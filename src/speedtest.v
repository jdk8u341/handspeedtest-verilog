==> flow/design.v <==
module speedtest(
    input sys_clk,           
    input s1,         
    input s2,        
    output reg [5:0] led = 6'b110011  
);
reg [2:0] state = 3'b000;    
parameter INIT = 3'd0;     
parameter HOME = 3'd1;     
parameter START_GAME = 3'd2;   
parameter RANDOM_LED_ING_DISPLAY = 3'd3;     
parameter GAME_BUTTON_WAIT = 3'd4;    
parameter GAMEOVER = 3'd5;   
parameter SEED = 16'd11451;  
parameter ONE_SEC = 27'd2700_0000;  
parameter HALF_SEC = 27'd1350_0000;
parameter H4_1_SEC = 27'd675_0000;
parameter H8_1_SEC = 27'd337_5000;
parameter H16_1_SEC = 27'd168_7500;
parameter TIME_OUT_SEC = 3;  
reg [26:0] time_counter = 27'b0;     
reg [3:0] counter = 4'b0;    
reg [7:0] score_counter = 8'b0;  
reg [5:0] tmp_led = 6'b111111;  
parameter BUTTON_DELAY_START = 3'b000;  
parameter BUTTON_DELAY_STEP = 3'b001;   
parameter BUTTON_DELAY_FULL = 3'b111;    
reg [2:0] s1_delay = BUTTON_DELAY_START;     
reg [2:0] s2_delay = BUTTON_DELAY_START;     
parameter NO_BUTTON = 2'd2;      
parameter BUTTON1 = 2'd1;        
parameter BUTTON2 = 2'd0;        
reg [1:0] last_button_state = NO_BUTTON;   
reg [1:0] button_state = NO_BUTTON;      
reg [15:0] lfsr_reg = SEED;   
reg [6:0] random_out;    
reg pleace;   
parameter LEVEL_1 = 5;
parameter LEVEL_2 = 10;
parameter LEVEL_3 = 40;
parameter LEVEL_4 = 80;
parameter LEVEL_5 = 150;
parameter AT_LEFT = 0;
parameter AT_RIGHT = 1;
reg [2:0] to_counter;
wire feedback = lfsr_reg[15] ^ lfsr_reg[14] ^ lfsr_reg[12] ^ lfsr_reg[3];
always @(posedge sys_clk) begin
   lfsr_reg <= {lfsr_reg[14:0], feedback};
   case (lfsr_reg[15:13] % 3'd6)      
        3'd0: random_out <= 7'b111110_1;   
        3'd1: random_out <= 7'b111101_1;
        3'd2: random_out <= 7'b111011_1;
        3'd3: random_out <= 7'b110111_0;
        3'd4: random_out <= 7'b101111_0;
        3'd5: random_out <= 7'b011111_0;      
        3'd6: random_out <= 7'b111011_1;
        default: random_out <= 7'b110111_0;
   endcase
end
always @(posedge sys_clk) begin 
    last_button_state <= button_state;
    if (!s1) begin   
        if (s1_delay == BUTTON_DELAY_FULL) begin   
            button_state <= BUTTON1;     
            s1_delay <= BUTTON_DELAY_START;
            s2_delay <= BUTTON_DELAY_START;
        end
        else begin
            s1_delay <= s1_delay + BUTTON_DELAY_STEP;
        end
    end
    else if (!s2) begin   
        if (s2_delay == BUTTON_DELAY_FULL) begin  
            button_state <= BUTTON2;
            s1_delay <= BUTTON_DELAY_START;
            s2_delay <= BUTTON_DELAY_START;
        end
        else begin
            s2_delay <= s2_delay + BUTTON_DELAY_STEP;
        end
    end
    else  begin  
        button_state <= NO_BUTTON;
        s1_delay <= BUTTON_DELAY_START;
        s2_delay <= BUTTON_DELAY_START;
    end
end
always @(posedge sys_clk) begin
   if (time_counter >= ONE_SEC) begin    
        time_counter <= 27'b0;  
   end else begin
        time_counter <= time_counter + 27'b1;    
   end
   case (state)      
   INIT: begin
        if(counter < 3) begin
            if(time_counter >= ONE_SEC) begin
                led <= {led[2:0],led[5:3]};      
                counter <= counter + 4'b1;
            end
        end
        else begin
            counter <= 0;    
            state <= HOME;    
            led <= 6'b000000;    
            time_counter <= 27'b0;
        end
    end
    HOME: begin
        if (counter < 4) begin
            if (time_counter == H8_1_SEC) begin
                led <= ~led;         
                counter <= counter + 4'b1;
            end    
        end
        else if (counter == 4) begin
            led <= 6'b101101;
            counter <= counter + 4'b1;
        end
        else if(button_state == BUTTON1) begin   
            counter <= 4'b0;    
            state <= START_GAME;     
            led <= 6'b111111;
            time_counter <= 27'b0;
        end
    end
    START_GAME: begin
        if (counter < 6) begin
            if (time_counter == H4_1_SEC) begin
                led[counter] <= 0;       
                counter <= counter + 4'b1;
            end
        end
        else begin 
            counter <= 4'b0;
            state <= RANDOM_LED_ING_DISPLAY;
            led <= 6'b111111;
            time_counter <= 27'b0;
            tmp_led <= random_out[6:1];
            pleace <= random_out[0];  
        end
    end
    RANDOM_LED_ING_DISPLAY: begin
        if (counter == 4'b0) begin 
                led <= tmp_led;   
                counter <= counter + 4'b1;
        end
        else if (time_counter >= HALF_SEC)begin
            counter <= 4'b0;
            state <= GAME_BUTTON_WAIT;   
            time_counter <= 27'b0;
        end
    end
   GAME_BUTTON_WAIT: begin
        if (button_state != NO_BUTTON) begin    
            if (pleace == button_state[0]) begin
                counter <= 4'b0;
                led <= 6'b000000;
                state <= RANDOM_LED_ING_DISPLAY;     
                score_counter <= score_counter + 8'b1;
                time_counter <= 27'b0;
                pleace <= random_out[0];  
                tmp_led <= random_out[6:1];      
            end
            else begin
                counter <= 4'b0;
                led <= 6'b111111;
                state <= GAMEOVER;   
                time_counter <= 27'b0;
            end
        end
        else if(time_counter >= ONE_SEC) begin    
            if (counter >= TIME_OUT_SEC) begin
                counter <= 4'b0;
                led <= 6'b111111;
                state <= GAMEOVER;   
                time_counter <= 27'b0;
            end
            else begin 
                counter <= counter + 4'b1;    
            end
        end    
    end
    GAMEOVER: begin      
        if (score_counter < LEVEL_1) begin
            to_counter <= 3'd1;
        end
        else if (score_counter < LEVEL_2) begin
            to_counter <= 3'd2;
        end
        else if (score_counter < LEVEL_3) begin
            to_counter <= 3'd3;
        end
        else if (score_counter < LEVEL_4) begin
            to_counter <= 3'd4;
        end
        else if (score_counter < LEVEL_5) begin
            to_counter <= 3'd5;
        end
        else begin
            to_counter <= 3'd6;
        end
        if (counter < to_counter) begin
            if (time_counter == HALF_SEC) begin
                led[counter] <= 0;       
                counter <= counter + 4'b1;
            end
        end
        else if (button_state!=NO_BUTTON) begin
             counter <= 4'b0;
            led <= 6'b111111;
            state <= INIT;   
            score_counter <= 8'b0;
            time_counter <= 27'b0;
        end
    end
endcase
end
endmodule
# ---- From RTL to reports: speedtest
# The steps from the RTL of speedtest to its reports follow in flow order.
# Line numbers count from 1 in the design file above.
# Library cell names are shortened.
# A cell with n/a has no value.
dict set report design {
  top_module {speedtest}
  clock_port {sys_clk}
  cell_library {sky130hd}
  corner {tt_025C_1v80}
}

# ---- Word-level counts
# Source: Yosys, flattened and elaborated, memories not mapped. Widths are those after wreduce. Registers that Yosys merges into a memory's read port (data or address) are not register bits. Print and check cells do not count. Equal cells are merged and count once.
dict set report bits {
  regBits 89
  inputBits 3
  output_inout_bits 6
  elab_cells 190
}
dict set report op_classes {
  addsub 6
  div_mod_pow 1
  compare 12
  n_eq 41
  shift 2
  mux 92
  n_logic 7
  reduce_logical 15
}
# op n
set op_table {}
lappend op_table {{two-way mux 27 bit} 13}
lappend op_table {{parallel mux 27 bit (select 6 bit)} 1}
lappend op_table {{two-way mux 6 bit} 19}
lappend op_table {{two-way mux 4 bit} 16}
lappend op_table {{two-way mux 3 bit} 21}
lappend op_table {{parallel mux 6 bit (select 6 bit)} 1}
lappend op_table {{parallel mux 7 bit (select 5 bit)} 1}
lappend op_table {{two-way mux 8 bit} 4}
lappend op_table {{adder 27 x 1 -> 27 bit (second input constant)} 1}
lappend op_table {{== test 27 x 22 -> 1 bit (second input constant)} 1}
lappend op_table {{== test 27 x 23 -> 1 bit (second input constant)} 1}
lappend op_table {{>= comparator 27 x 24 -> 1 bit (second input constant)} 1}
lappend op_table {{== test 27 x 24 -> 1 bit (second input constant)} 1}
lappend op_table {{>= comparator 27 x 25 -> 1 bit (second input constant)} 1}
lappend op_table {{inequality test 2 bit (second input constant)} 13}
lappend op_table {{inequality test 3 bit (second input constant)} 8}
lappend op_table {{parallel mux 4 bit (select 6 bit)} 1}
lappend op_table {{== test 3 bit (second input constant)} 7}
lappend op_table {{parallel mux 3 bit (select 6 bit)} 1}
lappend op_table {{parallel mux 8 bit (select 2 bit)} 1}
lappend op_table {{two-way mux 2 bit} 8}
lappend op_table {{variable shift 1 x 5 -> 6 bit (first input constant)} 2}
lappend op_table {{AND reduction 12 bit} 1}
lappend op_table {{NOT 6 bit} 2}
lappend op_table {{parallel mux 6 bit (select 2 bit)} 1}
lappend op_table {{AND reduction 10 bit} 1}
lappend op_table {{== test 3 x 2 -> 1 bit (second input constant)} 3}
lappend op_table {{modulo 3 x 3 -> 3 bit (second input constant)} 1}
# Not listed: further kinds 34, cells in them 44.

# ---- Longest topological paths
# Yosys ltp: most cells in a row. Word level: on the elaborated netlist, between registers, memories and ports. Mapped: between sequential cells and ports; inverters and the memories' decode and read muxes count.
dict set report depth {
  depth_word 8
  ABC_AREA 1
  ltp_mapped 13
}

# ---- Netlist
# The flow's flattened synthesis, as Yosys stat reports it; memories are mapped. The netlist is that of the ABC_AREA named above (0 if unset); the other value can give another one.
# The area totals of this step are shown rounded.
dict set report mapped {
  mapped_cells 685
  area_um2 4930
  seq_area_um2 2172
  ff_cells 89
}
# cell n type_area_um2
set types {}
lappend types {edfxtp_1 39 1.17E+03}
lappend types {dfxtp_1 50 1000.96}
lappend types {nand2_1 185 694.416}
lappend types {nor2_1 116 435.418}
lappend types {inv_1 108 405.389}
lappend types {ha_1 18 225.216}
lappend types {nand3_1 42 210.202}
lappend types {nand4_1 18 112.608}
lappend types {xor2_1 11 96.342}
lappend types {o21ai_0 18 90.086}
lappend types {a21oi_1 15 75.072}
lappend types {xnor2_1 8 70.067}
lappend types {nor3_1 11 55.053}
lappend types {buf_2 9 45.043}
lappend types {nor2_2 5 31.28}
lappend types {a211oi_1 4 30.029}
lappend types {nand3_2 2 20.019}
lappend types {inv_2 5 18.768}
# Other cell types: 17; their cells: 21.

# ---- Path before layout
# OpenSTA on the mapped netlist: ideal clock, no wires. The path of least setup slack (recovery checks aside). Input and output delay are each 20% of the period. Register names are those of the netlist, which keeps one name where synthesis merged equal registers.
dict set report synth_path {
  path_kind {reg2reg}
  startpoint {register counter[1]}
  endpoint {register (no name shown)}
  clock_period_ns 2.72
  setup_time_ns 0.386
  t_first_pin_ns 0.000
  t_arrival_ns 1.783
  t_required_ns 2.334
  path_slack_ns 0.550
  delay_ns 2.169
  driving_pins 8
  n_path_buf 0
  synth_period_reached_ns 2.17
}
# "delay_ns" = arrival - input delay + setup time.
# "driving_pins": output pins that drive a net of the path, with the launching flip-flop's if there is one; two outputs of one cell count as two.
# "synth_period_reached_ns" = period - worst setup slack (recovery checks aside). The figure is calculated, with input and output delays left at 20% of the set period.
# Between the ends stands the longest chain of elaborated cells between them, by number of cells; it is not shown to be the way that was timed. Of several equally long chains one is given.
# A line is the first line of the expression or statement that the cell stems from. Yosys adds cells for indexed reads and writes and turns some case tables into memories.
# A register here has more assigning lines than the two given.
# Only ways into the end's enable, where the timed path ends, are counted here.
dict set report synth_via {
  path_cell_list {edfxtp_1 > ha_1 > nand2_1 > nand2_1 > nand2_1 > nand3_1 > nand2_1 > a211oi_1}
  elab_chain_cells 3
  cone_cells 3
  cone_classes {compare: 1; eq/ne: 1; reduce/logical: 1}
}
# element line
set synth_lines {}
lappend synth_lines {{start, declared} 22} ;# reg [3:0] counter = 4'b0;
lappend synth_lines {{start, assigned} 99} ;# counter <= counter + 4'b1;
lappend synth_lines {{start, assigned} 113} ;# counter <= counter + 4'b1;
lappend synth_lines {{less-than comparator 4 x 3 -> 1 bit} 203} ;# if (counter < to_counter) begin
lappend synth_lines {{inequality test 2 bit} n/a}
lappend synth_lines {{AND reduction 5 bit} n/a}
lappend synth_lines {{end, assigned} 160}
lappend synth_lines {{end, assigned} 213}
lappend synth_lines {{end, declared} 23}

# ---- Worst path after layout
# From the final timing report of flow run A: the path of least setup slack in the routed layout; clock arrival at registers is part of the times.
dict set report layout_path {
  path_kind {reg2reg}
  startpoint {register counter[1]}
  endpoint {register led[0]}
  clock_period_ns 1.99
  setup_time_ns 0.30
  t_first_pin_ns 0.34
  t_arrival_ns 1.97
  t_required_ns 2.03
  path_slack_ns 0.06
  driving_pins 11
  n_path_buf 0
}
# Between the ends stands the longest chain of elaborated cells between them, by number of cells; it is not shown to be the way that was timed. Of several equally long chains one is given.
# A register here has more assigning lines than the two given.
# Only ways into the end's enable, where the timed path ends, are counted here.
dict set report layout_via {
  path_cell_list {edfxtp_1 > ha_1 > nand2_1 > nand2_1 > nand2_2 > nand2_2 > nand2_1 > nand2_1 > nor2_2 > nand3_2 > nor2_4}
  elab_chain_cells 3
  cone_cells 16
  cone_classes {compare: 5; eq/ne: 9; reduce/logical: 2}
}
# element line
set layout_lines {}
lappend layout_lines {{start, declared} 22} ;# reg [3:0] counter = 4'b0;
lappend layout_lines {{start, assigned} 99} ;# counter <= counter + 4'b1;
lappend layout_lines {{start, assigned} 113} ;# counter <= counter + 4'b1;
lappend layout_lines {{less-than comparator 4 x 3 -> 1 bit} 203} ;# if (counter < to_counter) begin
lappend layout_lines {{inequality test 3 bit} n/a}
lappend layout_lines {{AND reduction 10 bit} n/a}
lappend layout_lines {{end, assigned} 112} ;# led <= ~led;
lappend layout_lines {{end, assigned} 145} ;# led <= tmp_led;
lappend layout_lines {{end, declared} 5} ;# output reg [5:0] led = 6'b110011

Data sheet: physical implementation of speedtest

Record of 2 stored runs of the RTL-to-layout flow on speedtest, platform sky130hd. The runs are unordered. Constraints: input delay and output delay 20% of the set period each, output load 0.01 pF.
"timing.achieved_period_ns": clock period set for the run, less the worst setup slack. It is reckoned from that one timing run; input and output delays stay at 20% of the period that was set.
"worst_setup_path_time_ns" means the part of the period allowed to the worst setup path (the constraints hold back 20% at inputs and 20% at outputs) less its slack; where the path has registers, the arrival times of their clocks count too.
By "final_power_mw" is meant OpenSTA's value without simulated activity: inputs other than the clock are taken to toggle once in ten clock periods, and the tool carries that through the logic.
Values from the reports are rounded here.

# flow run A
==> flow/run.sh <==
#!/bin/bash
# the make line also repeats the synthesis and layout settings of config.mk as NAME=value (left out here)
make -C /OpenROAD-flow-scripts/flow DESIGN_CONFIG=/design/flow/config.mk WORK_HOME=/design/flow/orfs CLKGATE_MAP_FILE= finish
==> flow/config.mk <==
export PLATFORM = sky130hd
export DESIGN_NAME = speedtest
export DESIGN_NICKNAME = speedtest
export VERILOG_FILES = /design/flow/design.v
export SDC_FILE = /design/flow/constraint.sdc
export NUM_CORES = 4
export LEC_CHECK = 0
export ABC_AREA = 1
export CAP_MARGIN = 20
export CELL_PAD_IN_SITES_GLOBAL_PLACEMENT = 2
export CORE_ASPECT_RATIO = 0.84
export CORE_MARGIN = 2
export CORE_UTILIZATION = 36
export MAX_ROUTING_LAYER = met4
export MIN_ROUTING_LAYER = met1
export PLACE_DENSITY_LB_ADDON = 0.25
export SETUP_SLACK_MARGIN = 0.33
export SLEW_MARGIN = 20
export TNS_END_PERCENT = 75
==> flow/constraint.sdc <==
create_clock -name core_clock -period 1.99 [get_ports {sys_clk}]
set_input_delay 0.3980 -clock core_clock [delete_from_list [all_inputs] [get_ports {sys_clk}]]
set_output_delay 0.3980 -clock core_clock [all_outputs]
set_load 0.01 [all_outputs]

==> flow run A: results <==
worst_setup_path_time_ns=1.93
path_kind="reg2reg"
layout_utilization_frac=0.445
design_die_area_um2=14650
worstSetupSlack_ns=0.060
synthesis_area_um2=4930
finalCellArea_um2=5996
timing.achieved_period_ns=1.930
final_power_mw=8.012
fin_tns_ns=0.000
fin_hold_ws_ns=0.327

# flow run B
==> flow/run.sh <==
#!/bin/bash
# the make line also repeats the synthesis and layout settings of config.mk as NAME=value (left out here)
make -C /OpenROAD-flow-scripts/flow DESIGN_CONFIG=/design/flow/config.mk WORK_HOME=/design/flow/orfs CLKGATE_MAP_FILE= finish
==> flow/config.mk <==
export PLATFORM = sky130hd
export DESIGN_NAME = speedtest
export DESIGN_NICKNAME = speedtest
export VERILOG_FILES = /design/flow/design.v
export SDC_FILE = /design/flow/constraint.sdc
export NUM_CORES = 4
export LEC_CHECK = 0
export CAP_MARGIN = 5
export CELL_PAD_IN_SITES_GLOBAL_PLACEMENT = 1
export CORE_MARGIN = 2
export CORE_UTILIZATION = 72
export CTS_CLUSTER_DIAMETER = 377
export GPL_ROUTABILITY_DRIVEN = 1
export PLACE_DENSITY = 0.7
export SETUP_SLACK_MARGIN = -0.25
export SLEW_MARGIN = 20
export TNS_END_PERCENT = 85
==> flow/constraint.sdc <==
create_clock -name core_clock -period 4.21 [get_ports {sys_clk}]
set_input_delay 0.8420 -clock core_clock [delete_from_list [all_inputs] [get_ports {sys_clk}]]
set_output_delay 0.8420 -clock core_clock [all_outputs]
set_load 0.01 [all_outputs]

==> flow run B: results <==
outcome="no results, placement failed with GPL-0301"
